==> flow/design.v <==
`timescale 1ns / 1ps
module rampgen(clk,ramp);
output [7:0] ramp;
reg [31:0] count;
input clk;
initial count = 0;
always@(posedge clk)
	begin 
	count= count+1;
   end
	assign ramp = count [23:16];
endmodule
; Reports on rampgen
; The steps from the RTL of rampgen to its reports follow in flow order.
; Line numbers count from 1 in the design file above.
; Operators carry their Yosys type and port widths (W data, S select, Z words).
; Library cell names are shortened.
; The mark - stands for no value.
[inputs]
top = rampgen
clk_port = clk
cell_library = sky130hd
lib_corner = tt_025C_1v80

; Word level
; Counts by Yosys on the flattened word-level netlist (proc, flatten, opt, wreduce; memories kept). Register bits leave out memories and registers merged into their read ports (data or address); mux counts leave out enables and synchronous resets folded into registers. Print and check cells are left out. Cells with the same type and inputs are merged into one.
[word_totals]
ff_bits = 32
inputBits = 1
out_inout_bits = 8
wordCells = 2
[op_classes]
add_sub_neg = 1
[ops]
columns = op, n
row1 = $add A32 B1 Y32 const B, 1

; Depth
; Longest topological path by Yosys (ltp), each cell counted once; first at word level (registers and memories cut), then after technology mapping (sequential cells cut; the memories' decode and read muxes count).
[depth]
ltp_word = 1
abc_area = 0
depth_mapped = 5
mapped_depth_nobuf = 5

; Synthesis result
; Source: synth_stat.txt of the flow (Yosys; design flattened, memories mapped). It holds for the ABC_AREA given above (unset counts as 0); a run with the other value may have another netlist.
; The area totals of this step are shown rounded.
[synth_totals]
cell_count = 94
yosys_area_um2 = 990
ffs = 24
[by_type]
columns = type, n, area_total_um2
row1 = dfxtp_1, 24, 480.461
row2 = xnor2_1, 18, 157.651
row3 = buf_4, 8, 60.058
row4 = nand4_1, 7, 43.792
row5 = nand3_1, 7, 35.034
row6 = xor2_1, 4, 35.034
row7 = and4_1, 3, 26.275
row8 = nand2_1, 7, 26.275
row9 = nand4_4, 1, 21.27
row10 = nor4_4, 1, 21.27
row11 = and3_1, 3, 18.768
row12 = nor2_1, 4, 15.014
row13 = ha_1, 1, 12.512
row14 = and4b_2, 1, 11.261
row15 = inv_1, 2, 7.507
row16 = and2_1, 1, 6.256
row17 = nor4_1, 1, 6.256
row18 = buf_2, 1, 5.005

; Worst setup path after synthesis
; Source: OpenSTA report_checks on the synthesized netlist (no wires, ideal clock, input and output delay 20% of the period each), path of least setup slack; recovery checks are left aside. Register names are those of the netlist, which keeps one name where synthesis merged equal registers.
[synth_path]
path_kind = register -> register
startpoint = reg count[6]
endpoint = reg count[21]
clock_period_ps = 1830
launch_ps = 0
arrival_ps = 1228
setup_slack_ps = 484
delay_ps = 1346
driving_pins = 5
period_less_setup_slack_ps = 1346
; "delay_ps" is the arrival time less input delay plus setup time.
; "driving_pins": output pins that drive a net of the path, with the launching flip-flop's if there is one; two outputs of one cell count as two.
; "period_less_setup_slack_ps" = period - worst setup slack (recovery checks aside). The figure is calculated, with input and output delays left at 20% of the set period.
; Between the ends stands the longest chain of elaborated cells between them, by number of cells; it is not shown to be the way that was timed. Of several equally long chains one is given.
; Each line given opens the expression or statement behind the cell; cells for indexed reads and writes are added by Yosys, which also makes memories of some case tables.
[synth_between]
cell_sequence = dfxtp_1 -> nand4_4 -> nor4_4 -> nand4_1 -> xnor2_1
elab_chain_len = 1
cells_between = 1
cone_lines = 1
classes_between = add/sub (1)
[synth_rtl]
columns = item, line_no
row1 = "start, declared", 4  ; reg [31:0] count;
row2 = "start, assigned", 9  ; count= count+1;
row3 = $add A32 B1 Y32, 9
row4 = "end, assigned", 9
row5 = "end, declared", 4

; Path in the finished layout
; Path of least setup slack in the final report of run B (OpenROAD, finished layout, wires in). Where an end is a register, its clock arrival counts in the times.
; The path's times are printed in steps of 10 ps; the period is the one set.
[layout_path]
path_kind = register -> register
startpoint = reg count[8]
endpoint = reg count[21]
clock_period_ps = 929
launch_ps = 320
arrival_ps = 1550
setup_slack_ps = -390
driving_pins = 6
; Between the ends stands the longest chain of elaborated cells between them, by number of cells; it is not shown to be the way that was timed. Of several equally long chains one is given.
[layout_between]
cell_sequence = dfxtp_2 -> nand4_4 -> nor4_4 -> buf_4 -> nand4_1 -> xnor2_1
elab_chain_len = 1
cells_between = 1
cone_lines = 1
classes_between = add/sub (1)
[layout_rtl]
columns = item, line_no
row1 = "start, declared", 4  ; reg [31:0] count;
row2 = "start, assigned", 9  ; count= count+1;
row3 = $add A32 B1 Y32, 9
row4 = "end, assigned", 9
row5 = "end, declared", 4

; 2 stored runs of rampgen in the flow (synthesis by Yosys, layout by OpenROAD, sky130hd cells), in arbitrary order. Constraints: input delay and output delay 20% of the set period each, output load 0.01 pF.
; "period_reached_ps" is the run's clock period less its worst setup slack. It is reckoned from that one timing run; input and output delays stay at 20% of the period that was set.
; "critical_path_time_ps" means the part of the period allowed to the worst setup path (the constraints hold back 20% at inputs and 20% at outputs) less its slack; where the path has registers, the arrival times of their clocks count too.
; "total_power_mw" is the tool's figure for a default switching activity; nothing was simulated.
; "critical_path_time_ps" is given in steps of 10 ps.
; The measured numbers are rounded.

[run A: settings]
period_ns = 1.05
CORE_UTILIZATION = 51
PLACE_DENSITY_LB_ADDON = 0.14
HOLD_SLACK_MARGIN = 0.22
CORE_ASPECT_RATIO = 1.82
CELL_PAD_IN_SITES_GLOBAL_PLACEMENT = 0
CELL_PAD_IN_SITES_DETAIL_PLACEMENT = 1
GPL_TIMING_DRIVEN = 1
GPL_ROUTABILITY_DRIVEN = 1
CAP_MARGIN = 20
CORE_MARGIN = 2
SLEW_MARGIN = 20
[run A: results]
outcome = no final report: clock tree synthesis broke off with DPL-0033

[run B: settings]
period_ns = 0.929
CORE_UTILIZATION = 37
PLACE_DENSITY = 0.77
CORE_MARGIN = 2
CELL_PAD_IN_SITES_GLOBAL_PLACEMENT = 0
CAP_MARGIN = 35
MAX_ROUTING_LAYER = met4
SLEW_MARGIN = 20
[run B: results]
fin_util_pct = 64.3
period_reached_ps = 1323
tns_ps = -5750
final_die_area_um2 = 3100
fin_ws_ps = -394
ys_area_um2 = 990
critical_path_time_ps = 1320
critical_path_kind = register -> register
ws_hold_ps = 529
total_power_mw = 1.57
post_route_stdcell_area_um2 = 1610
